==> flow/design.v <==
`timescale 1ns / 1ps
module distance1(
  input CLK,
  input RST,
  input [7:0] SIG_IN,
  input [7:0] SIG_OUT,
  output [7:0] NUMBER,
  output [7:0] RED_SIG
);
  integer i ;
  reg[7:0] sign_in;
  reg[7:0] sign_out;
  always @(posedge CLK) begin
    sign_in[7:0] <= SIG_IN[7:0];
    sign_out[7:0] <= SIG_OUT[7:0];
  end
  reg [15:0] bit_err; 
  reg [7:0] signal;
  always @(CLK)
  begin
    bit_err = 8'b0;
    for (i=0;i<8;i=i+1) begin
      if (sign_in[i] == sign_out[i]) begin
        bit_err = bit_err + 8'b0;
      end else begin
        bit_err = bit_err + 8'b1;
      end
    end
	 if((bit_err == 1) ||(bit_err ==2) ||(bit_err ==0) )
	  begin
	   signal = sign_out;
		end
		else
		signal = 8'b0;
  end
   assign NUMBER = bit_err; 
	assign RED_SIG = signal;
endmodule 
=== Reports on distance1 ===
What the tools print for distance1, step after step.
Lines are those of the file above, counted from 1.
Operators: Yosys type, input widths -> output width; for muxes data width and select width s.
A cell with - has no value.

* Top module: distance1
* Clock input: CLK
* Standard-cell library: sky130hd
* Timing corner: tt_025C_1v80

=== Word-level counts ===
Yosys after proc, flatten, opt, wreduce and memory -nomap, before mapping. Enables and synchronous resets that opt folds into registers are not counted as muxes. Memory bits, and registers merged into a memory's read port (data or address), are not among the register bits. Print and check cells are not counted. Equal cells are merged and count once.

* Register bits after elaboration: 16
* RAM bits: 0
* Word width x clocked read ports: 0
* Latch bits: 0
* Bits in read-only memories: 0
* Output and inout bits: 16
* Elaborated cells: 31
* Bits of input ports: 18
* Memory cells: 0

* Divide/modulo/power cells: 0
* $add $sub $neg: 7
* Mux-type cells: 9
* Eq/ne operators: 10
* Bitwise operators: 0
* Reduce/logical cells: 3
* Multiply operators: 0
* Shifts and indexed selects: 0
* $lt $le $gt $ge: 0

{| class="wikitable"
|+ Operator list
! kind !! count
|-
| $add 16x1->16 const B || 7
|-
| $mux 16 || 7
|-
| $eq 16x1->1 const B || 1
|-
| $eq 16x2->1 const B || 1
|-
| $logic_not 16->1 || 1
|-
| $eq 1x1->1 || 8
|-
| $mux 8 || 1
|-
| $logic_or 1x1->1 || 2
|-
| $mux 1 || 1
|}

=== Longest topological paths ===
Depth = most cells in a row (Yosys ltp): at word level without a register or memory, in the mapped netlist without a sequential cell, where the memories' decode and read muxes count.

* Word-level depth: 20
* ABC_AREA: 0
* Gate-level depth with buffers: 26
* Depth with buffers taken out: 26

=== Netlist ===
The flow's flattened synthesis, as Yosys stat reports it; memories are mapped. The netlist is that of the ABC_AREA named above (0 if unset); the other value can give another one.
Totals and module areas in this step are rounded.

{| class="wikitable"
|+ Cell types
! type !! count !! total area (um^2)
|-
| sky130_fd_sc_hd__dfxtp_1 || 16 || 320.307
|-
| sky130_fd_sc_hd__ha_1 || 7 || 87.584
|-
| sky130_fd_sc_hd__nor2_1 || 21 || 78.826
|-
| sky130_fd_sc_hd__xnor2_1 || 9 || 78.826
|-
| sky130_fd_sc_hd__xor2_1 || 9 || 78.826
|-
| sky130_fd_sc_hd__a211oi_1 || 10 || 75.072
|-
| sky130_fd_sc_hd__nor4_1 || 12 || 75.072
|-
| sky130_fd_sc_hd__nand2_1 || 17 || 63.811
|-
| sky130_fd_sc_hd__xnor2_4 || 2 || 55.053
|-
| sky130_fd_sc_hd__xnor3_2 || 2 || 47.546
|-
| sky130_fd_sc_hd__o211ai_1 || 5 || 37.536
|-
| sky130_fd_sc_hd__xor2_2 || 2 || 32.531
|-
| sky130_fd_sc_hd__inv_1 || 8 || 30.029
|-
| sky130_fd_sc_hd__a311oi_4 || 1 || 26.275
|-
| sky130_fd_sc_hd__xor3_2 || 1 || 25.024
|-
| sky130_fd_sc_hd__buf_4 || 3 || 22.522
|-
| sky130_fd_sc_hd__mux2i_4 || 1 || 22.522
|-
| sky130_fd_sc_hd__nand3_1 || 4 || 20.019
|}

Not listed: further types 28, cells in them 38.

* Mapped flip-flops: 16
* Mapped cells: 168
* Buffers: 4
* Chip area (Yosys): 0.001459 mm^2

=== Path before layout ===
Path of least setup slack by OpenSTA after synthesis, without wires, with an ideal clock, recovery checks aside; 20% of the period is set as input and as output delay. Where synthesis merged equal registers, the netlist keeps one of their names.

* Path type: register to output
* From: register sign_out[1]
* To: output port RED_SIG[0]
* Data arrival time: 4818 ps
* Path slack: 206 ps
* Stages on the path: 25
* Output delay: 1256 ps
* Delay of the path: 4818 ps
* Launch time at the first pin: 0 ps
* Period: 6280 ps
* Data required time: 5024 ps
* Synthesis period reached: 6074 ps

"delay of the path" is the arrival time less input delay plus setup time.
At an output port there is no setup time.
"stages on the path": output pins that drive a net of the path, with the launching flip-flop's if there is one; two outputs of one cell count as two.
"synthesis period reached" = period - worst setup slack (recovery checks aside). The figure is calculated, with input and output delays left at 20% of the set period.
The rows between start and end are the longest chain of elaborated cells between them; the timing report does not say that the signal goes this way. Where chains are equally long, one stands for them.
Each line given opens the expression or statement behind the cell; cells for indexed reads and writes are added by Yosys, which also makes memories of some case tables.

* Path through: sky130_fd_sc_hd__dfxtp_1 sky130_fd_sc_hd__xnor2_1 sky130_fd_sc_hd__ha_1 sky130_fd_sc_hd__xor3_2 sky130_fd_sc_hd__xor2_1 sky130_fd_sc_hd__a21oi_1 sky130_fd_sc_hd__ha_1 sky130_fd_sc_hd__nand2_1 sky130_fd_sc_hd__nand2_1 sky130_fd_sc_hd__ha_1 sky130_fd_sc_hd__nor2_1 sky130_fd_sc_hd__a31oi_1 sky130_fd_sc_hd__ha_1 sky130_fd_sc_hd__and2_1 sky130_fd_sc_hd__nor2_1 sky130_fd_sc_hd__inv_1 sky130_fd_sc_hd__ha_1 sky130_fd_sc_hd__inv_1 sky130_fd_sc_hd__o211ai_1 sky130_fd_sc_hd__a211oi_1 sky130_fd_sc_hd__nor4_1 sky130_fd_sc_hd__and4_1 sky130_fd_sc_hd__a311oi_4 sky130_fd_sc_hd__nand2_1 sky130_fd_sc_hd__nor2_1
* Length of the longest elaborated chain: 18
* Elaborated cells between the ends (all ways): 20
* Source lines of those cells: 3
* Those cells by class: add/sub: 6; eq/ne: 3; mux: 8; reduce/logical: 3

{| class="wikitable"
|+ Ends and longest elaborated chain, post-synthesis
! what !! RTL line !! text
|-
| from (decl) || 12 || <nowiki>reg[7:0] sign_out;</nowiki>
|-
| from (assign) || 15 || <nowiki>sign_out[7:0] <= SIG_OUT[7:0];</nowiki>
|-
| $eq 1x1->1 || 23 || <nowiki>if (sign_in[i] == sign_out[i]) begin</nowiki>
|-
| $mux 16 || 23 ||
|-
| $add 16x1->16 || 26 || <nowiki>bit_err = bit_err + 8'b1;</nowiki>
|-
| $mux 16 || 23 ||
|-
| $add 16x1->16 || 26 ||
|-
| $mux 16 || 23 ||
|-
| $add 16x1->16 || 26 ||
|-
| (+3 left out) || - ||
|-
| $add 16x1->16 || 26 ||
|-
| $mux 16 || 23 ||
|-
| $add 16x1->16 || 26 ||
|-
| $mux 16 || 23 ||
|-
| $eq 16x1->1 || 29 || <nowiki>if((bit_err == 1) ||(bit_err ==2) ||(bit_err ==0) )</nowiki>
|-
| $logic_or 1x1->1 x2 || 29 ||
|-
| $mux 8 || 29 ||
|-
| to (decl) || 8 || <nowiki>output [7:0] RED_SIG</nowiki>
|}

Some nets on the timed path still bear RTL names; the line given drives or declares the net.

{| class="wikitable"
|+ Named nets, post-synthesis
! net !! RTL line
|-
| NUMBER[2] || 23
|}

=== Timing after layout ===
From the final timing report of run B: the path of least setup slack in the routed layout; clock arrival at registers is part of the times.
The path's times are printed in steps of 10 ps; the period is the one set.

* Path type: register to output
* From: register sign_out[0]
* To: output port RED_SIG[4]
* Data required time: 5460 ps
* Path slack: 530 ps
* Output delay: 1360 ps
* Period: 6820 ps
* Launch time at the first pin: 250 ps
* Data arrival time: 4930 ps
* Stages on the path: 27

The rows between start and end are the longest chain of elaborated cells between them; the timing report does not say that the signal goes this way. Where chains are equally long, one stands for them.

* Path through: sky130_fd_sc_hd__dfxtp_4 sky130_fd_sc_hd__xnor2_4 sky130_fd_sc_hd__ha_4 sky130_fd_sc_hd__xor3_2 sky130_fd_sc_hd__xor2_1 sky130_fd_sc_hd__a21oi_1 sky130_fd_sc_hd__ha_1 sky130_fd_sc_hd__nand2_2 sky130_fd_sc_hd__nand2_2 sky130_fd_sc_hd__ha_4 sky130_fd_sc_hd__nor2_2 sky130_fd_sc_hd__a31oi_1 sky130_fd_sc_hd__ha_1 sky130_fd_sc_hd__and2_4 sky130_fd_sc_hd__nor2_4 sky130_fd_sc_hd__inv_2 sky130_fd_sc_hd__ha_4 sky130_fd_sc_hd__buf_6 sky130_fd_sc_hd__o211ai_1 sky130_fd_sc_hd__nor4_1 sky130_fd_sc_hd__nor4_1 sky130_fd_sc_hd__and4_2 sky130_fd_sc_hd__a311oi_4 sky130_fd_sc_hd__buf_12 sky130_fd_sc_hd__nand2_1 sky130_fd_sc_hd__nor2_2 sky130_fd_sc_hd__buf_2
* Length of the longest elaborated chain: 20
* Elaborated cells between the ends (all ways): 22
* Source lines of those cells: 3
* Those cells by class: add/sub: 7; eq/ne: 3; mux: 9; reduce/logical: 3

{| class="wikitable"
|+ Ends and longest elaborated chain, post-layout
! what !! RTL line !! text
|-
| from (decl) || 12 || <nowiki>reg[7:0] sign_out;</nowiki>
|-
| from (assign) || 15 || <nowiki>sign_out[7:0] <= SIG_OUT[7:0];</nowiki>
|-
| $eq 1x1->1 || 23 || <nowiki>if (sign_in[i] == sign_out[i]) begin</nowiki>
|-
| $mux 1 || 23 ||
|-
| $add 16x1->16 || 26 || <nowiki>bit_err = bit_err + 8'b1;</nowiki>
|-
| $mux 16 || 23 ||
|-
| $add 16x1->16 || 26 ||
|-
| $mux 16 || 23 ||
|-
| $add 16x1->16 || 26 ||
|-
| (+5 left out) || - ||
|-
| $add 16x1->16 || 26 ||
|-
| $mux 16 || 23 ||
|-
| $add 16x1->16 || 26 ||
|-
| $mux 16 || 23 ||
|-
| $eq 16x1->1 || 29 || <nowiki>if((bit_err == 1) ||(bit_err ==2) ||(bit_err ==0) )</nowiki>
|-
| $logic_or 1x1->1 x2 || 29 ||
|-
| $mux 8 || 29 ||
|-
| to (decl) || 8 || <nowiki>output [7:0] RED_SIG</nowiki>
|}

Ticket comment

Measured data: module distance1, platform sky130hd, 2 stored runs of the flow under differing settings, order arbitrary. Input and output delays are each 20% of the period that was set; the output load is 0.01 pF.
"clock period reached" = clock period - worst setup slack. The figure is calculated, with input and output delays left at 20% of the set period.
"time used up by the worst setup path": the worst setup path's part of the clock period (all of it between registers, 20% less for each end at a port) less its slack. A launch clock that arrives late makes it longer, a capture clock that arrives late makes it shorter.
"total power of the final layout": no workload was simulated; the value follows from the tool's default switching activity.
"time used up by the worst setup path" is given in steps of 10 ps.
Values from the reports are rounded here.

=== Run A ===
{| class="wikitable"
! Setting !! Value
|-
| period_ns || 5.73
|-
| CORE_UTILIZATION || 71
|-
| SETUP_SLACK_MARGIN || -0.08
|-
| PLACE_DENSITY_LB_ADDON || 0.17
|-
| HOLD_SLACK_MARGIN || 0.12
|-
| CORE_MARGIN || 8
|-
| CELL_PAD_IN_SITES_DETAIL_PLACEMENT || 1
|-
| TNS_END_PERCENT || 35
|-
| GPL_TIMING_DRIVEN || 1
|-
| CAP_MARGIN || 30
|-
| MAX_ROUTING_LAYER || met5
|-
| SLEW_MARGIN || 20
|}
No final report: placement broke off with FLW-0024.

=== Run B ===
{| class="wikitable"
! Setting !! Value
|-
| period_ns || 6.82
|-
| CORE_UTILIZATION || 18
|-
| SETUP_SLACK_MARGIN || 1.06
|-
| PLACE_DENSITY_LB_ADDON || 0.26
|-
| CORE_ASPECT_RATIO || 1.62
|-
| CORE_MARGIN || 6
|-
| CELL_PAD_IN_SITES_GLOBAL_PLACEMENT || 3
|-
| ABC_AREA || 0
|-
| GPL_TIMING_DRIVEN || 0
|-
| CAP_MARGIN || 20
|-
| SLEW_MARGIN || 20
|-
! Result !! Value
|-
| Synthesized cell area || 0.001459 mm^2
|-
| Die outline area || 0.01047 mm^2
|-
| Std-cell area (final layout) || 0.002277 mm^2
|-
| Utilization after layout || 0.292
|-
| Smallest setup slack || 527 ps
|-
| Setup TNS || 0 ps
|-
| Worst hold slack after layout || 1545 ps
|-
| Total power of the final layout || 0.9230 mW
|-
| Clock period reached || 6293 ps
|-
| Time used up by the worst setup path || 4930 ps
|-
| Type of the worst setup path || register to output
|}
