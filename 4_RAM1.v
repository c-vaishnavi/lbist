==> flow/design.v <==
`timescale 1ns / 1ps
module RAM1( data_out ,con_addr ,  data_in , wr, clk
    );
input [7:0] data_in;
input  wr, clk;
output [7:0] con_addr;
reg[7:0] addr;
output  [7:0] data_out;
reg [7:0] mem [255:0] ;
initial
begin
 addr = 8'b0;
 end
assign data_out = mem[addr] ;
always @ (posedge clk ) 
begin
if(data_in)
begin
 if(wr ) 
 begin
 addr = addr +1;
 mem[addr] <= data_in ;
 end
 end
end
  assign con_addr = addr;
endmodule
# --- From RTL to reports: RAM1 ---
# What the tools print for RAM1, step after step.
# Line numbers count from 1 in the design file above.
# Library cell names are shortened.
inputs:
  top: "RAM1"
  clock: "clk"
  library: "sky130hd"
  pvt_corner: "tt_025C_1v80"

# --- Word-level counts ---
# Source: Yosys, flattened and elaborated, memories not mapped. Widths are those after wreduce. Registers that Yosys merges into a memory's read port (data or address) are not register bits. Print and check cells do not count. Equal cells are merged and count once.
# Yosys's memory passes give these memory sizes; they may raise the number of words (mostly to a power of two), join words into wider ones and drop unused or constant bits.
bits:
  ff_bits: 8
  ram_bits: 2048
  n_memories: 1
  in_bits: 10
  out_inout_bits: 16
  wordCells: 11
mem_list:
  columns: ["name", "size", "word_bits", "rd", "write_ports", "line", "text"]
  rows:
  - ["mem", 256, 8, 1, 1, 9, "reg [7:0] mem [255:0] ;"]
op_classes:
  addsub: 1
  n_mux: 6
  reduce_and_logical: 2
ops:
  columns: ["cell", "n"]
  rows:
  - ["8-bit 2-to-1 mux", 4]
  - ["8-bit by 1-bit adder with 8-bit output (second input constant)", 1]
  - ["8-bit nonzero test", 1]
  - ["2-bit AND reduction", 1]
  - ["1-bit 2-to-1 mux", 2]

# --- Longest topological paths ---
# Yosys ltp: most cells in a row. Word level: on the elaborated netlist, between registers, memories and ports. Mapped: between sequential cells and ports; inverters and the memories' decode and read muxes count.
depth:
  ltp_word: 3
  abc_area: 0
  mapped_depth: 12
  depth_no_buf: 8

# --- Mapped cells and area ---
# The flow's flattened synthesis, as Yosys stat reports it; memories are mapped. The netlist is that of the ABC_AREA named above (0 if unset); the other value can give another one.
types:
  columns: ["cell", "n", "type_area_um2"]
  rows:
  - ["edfxtp_1", 2056, 6.17E+04]
  - ["mux4_2", 348, 7.84E+03]
  - ["mux2i_1", 359, 3.59E+03]
  - ["nor2_1", 318, 1.19E+03]
  - ["o221ai_1", 133, 1.16E+03]
  - ["o22ai_1", 75, 469.2]
  - ["buf_6", 41, 461.693]
  - ["clkbuf_1", 117, 439.171]
  - ["a21oi_1", 80, 400.384]
  - ["nor3_1", 72, 360.346]
  - ["nand2_1", 69, 258.998]
  - ["nor4_1", 37, 231.472]
  - ["buf_12", 11, 220.211]
  - ["a22oi_1", 24, 180.173]
  - ["buf_2", 36, 180.173]
  - ["mux4_1", 6, 157.651]
  - ["o21ai_0", 28, 140.134]
  - ["buf_4", 16, 120.115]
# Other cell types: 52; their cells: 207.
synth_totals:
  cell_count: 4033
  area_um2: 80711.2
  sequential_area_um2: 61739.2
  ffs: 2056
  n_buf: 246

# --- Timing after synthesis ---
# Path of least setup slack by OpenSTA after synthesis, without wires, with an ideal clock, recovery checks aside; 20% of the period is set as input and as output delay. Where synthesis merged equal registers, the netlist keeps one of their names.
synth_timing:
  kind: "reg2out"
  startpoint: "register addr[0]"
  endpoint: "output port data_out[5]"
  period_ns: 4.19
  out_delay_ns: 0.838
  launch_ns: 0.000
  t_arrival_ns: 2.471
  required_time_ns: 3.352
  setup_slack_ns: 0.881
  delay_ns: 2.471
  driving_pins: 11
  n_path_buf: 3
  period_less_setup_slack_ns: 3.309
# "delay_ns" = arrival - input delay + setup time.
# At an output port there is no setup time.
# "driving_pins" counts driving pins, that of a launching flip-flop among them; a cell with two outputs on the path counts twice.
# "period_less_setup_slack_ns" is the clock period less the worst setup slack; recovery checks do not enter. This is arithmetic on one report: input and output delays are still those of the set period (20% each).
# The rows between start and end are the longest chain of elaborated cells between them; the timing report does not say that the signal goes this way. Where chains are equally long, one stands for them.
# A line is the first line of the expression or statement that the cell stems from. Yosys adds cells for indexed reads and writes and turns some case tables into memories.
# The chain passes a memory read, where the word-level depth is cut; so it can be longer than that depth.
synth_between:
  path_cell_list: "edfxtp_1 > buf_8 > buf_12 > buf_12 > mux2i_1 > o221ai_1 > nor3_1 > or3_1 > nor4_1 > nand4_1 > a211oi_1"
  elab_chain_cells: 1
  cells_between: 1
  lines_between: 1
  cone_classes: "1 x memory"
synth_rtl:
  columns: ["item", "line", "text"]
  rows:
  - ["from (decl)", 7, "reg[7:0] addr;"]
  - ["from (assign)", 21, "addr = addr +1;"]
  - ["memory 256 x 8 bit", 9, "reg [7:0] mem [255:0] ;"]
  - ["to (decl)", 8, "output  [7:0] data_out;"]

# --- Path in the finished layout ---
# From the final timing report of record 1: the path of least setup slack in the routed layout; clock arrival at registers is part of the times.
layout_timing:
  kind: "reg2out"
  startpoint: "register addr[1]"
  endpoint: "output port data_out[2]"
  period_ns: 3.79
  out_delay_ns: 0.76
  launch_ns: 0.82
  t_arrival_ns: 4.10
  required_time_ns: 3.03
  setup_slack_ns: -1.07
  driving_pins: 15
  n_path_buf: 8
# The rows between start and end are the longest chain of elaborated cells between them; the timing report does not say that the signal goes this way. Where chains are equally long, one stands for them.
# The chain passes a memory read, where the word-level depth is cut; so it can be longer than that depth.
layout_between:
  path_cell_list: "edfxtp_1 > buf_6 > buf_12 > buf_12 > buf_16 > buf_4 > mux4_2 > nor3_1 > buf_4 > nor4_4 > nand4_1 > nor4_4 > nor3b_4 > buf_4 > buf_6"
  elab_chain_cells: 1
  cells_between: 1
  lines_between: 1
  cone_classes: "1 x memory"
layout_rtl:
  columns: ["item", "line", "text"]
  rows:
  - ["from (decl)", 7, "reg[7:0] addr;"]
  - ["from (assign)", 21, "addr = addr +1;"]
  - ["memory 256 x 8 bit", 9, "reg [7:0] mem [255:0] ;"]
  - ["to (decl)", 8, "output  [7:0] data_out;"]

Wiki page: RAM1 / flow data

RAM1 through Yosys and OpenROAD on sky130hd: 2 stored runs, unordered, with their settings and measured results. The constraints put input and output delay at 20% of the set period each and load the outputs with 0.01 pF.
"achieved_period_ns" means the clock period less the worst setup slack. The figure is calculated, with input and output delays left at 20% of the set period.
"worstPathTime_ns" means the part of the period allowed to the worst setup path (the constraints hold back 20% at inputs and 20% at outputs) less its slack; where the path has registers, the arrival times of their clocks count too.
"total_power_mw": no workload was simulated; the value follows from the tool's default switching activity.

--- record 1 ---
==> flow/run.sh <==
#!/bin/bash
# the make line also repeats the synthesis and layout settings of config.mk as NAME=value (left out here)
make -C /OpenROAD-flow-scripts/flow DESIGN_CONFIG=/design/flow/config.mk WORK_HOME=/design/flow/orfs CLKGATE_MAP_FILE= finish
==> flow/config.mk <==
export PLATFORM = sky130hd
export DESIGN_NAME = RAM1
export DESIGN_NICKNAME = RAM1
export VERILOG_FILES = /design/flow/design.v
export SDC_FILE = /design/flow/constraint.sdc
export NUM_CORES = 4
export LEC_CHECK = 0
export ABC_AREA = 0
export CAP_MARGIN = 20
export CELL_PAD_IN_SITES_GLOBAL_PLACEMENT = 0
export CORE_ASPECT_RATIO = 1.54
export CORE_MARGIN = 7
export CORE_UTILIZATION = 43
export CTS_CLUSTER_DIAMETER = 117
export CTS_CLUSTER_SIZE = 13
export PLACE_DENSITY_LB_ADDON = 0.18
export SETUP_SLACK_MARGIN = 0.11
export SLEW_MARGIN = 20
export TNS_END_PERCENT = 5
==> flow/constraint.sdc <==
create_clock -name core_clock -period 3.79 [get_ports {clk}]
set_input_delay 0.7580 -clock core_clock [delete_from_list [all_inputs] [get_ports {clk}]]
set_output_delay 0.7580 -clock core_clock [all_outputs]
set_load 0.01 [all_outputs]

==> results, as YAML <==
results:
  synth_area_um2: 80711.2
  design.die.area_um2: 200309.0
  stdcell_area_um2: 97409.7
  timing.setup.ws_ns: -1.066
  worst_hold_slack_ns: 0.517
  total_power_mw: 46.641
  achieved_period_ns: 4.856
  worstPathTime_ns: 4.10
  worst_path_kind: "reg2out"

--- record 2 ---
==> flow/run.sh <==
#!/bin/bash
# the make line also repeats the synthesis and layout settings of config.mk as NAME=value (left out here)
make -C /OpenROAD-flow-scripts/flow DESIGN_CONFIG=/design/flow/config.mk WORK_HOME=/design/flow/orfs CLKGATE_MAP_FILE= finish
==> flow/config.mk <==
export PLATFORM = sky130hd
export DESIGN_NAME = RAM1
export DESIGN_NICKNAME = RAM1
export VERILOG_FILES = /design/flow/design.v
export SDC_FILE = /design/flow/constraint.sdc
export NUM_CORES = 4
export LEC_CHECK = 0
export CAP_MARGIN = 40
export CELL_PAD_IN_SITES_GLOBAL_PLACEMENT = 1
export CORE_ASPECT_RATIO = 1.85
export CORE_MARGIN = 2
export CORE_UTILIZATION = 24
export CTS_CLUSTER_DIAMETER = 289
export MAX_ROUTING_LAYER = met5
export MIN_ROUTING_LAYER = met2
export PLACE_DENSITY = 0.41
export SLEW_MARGIN = 20
export TNS_END_PERCENT = 65
==> flow/constraint.sdc <==
create_clock -name core_clock -period 3.04 [get_ports {clk}]
set_input_delay 0.6080 -clock core_clock [delete_from_list [all_inputs] [get_ports {clk}]]
set_output_delay 0.6080 -clock core_clock [all_outputs]
set_load 0.01 [all_outputs]

==> results, as YAML <==
results:
  synth_area_um2: 80711.2
  design.die.area_um2: 341172.0
  stdcell_area_um2: 104584.0
  timing.setup.ws_ns: -2.120
  worst_hold_slack_ns: 0.085
  total_power_mw: 64.275
  achieved_period_ns: 5.160
  worstPathTime_ns: 4.55
  worst_path_kind: "reg2out"
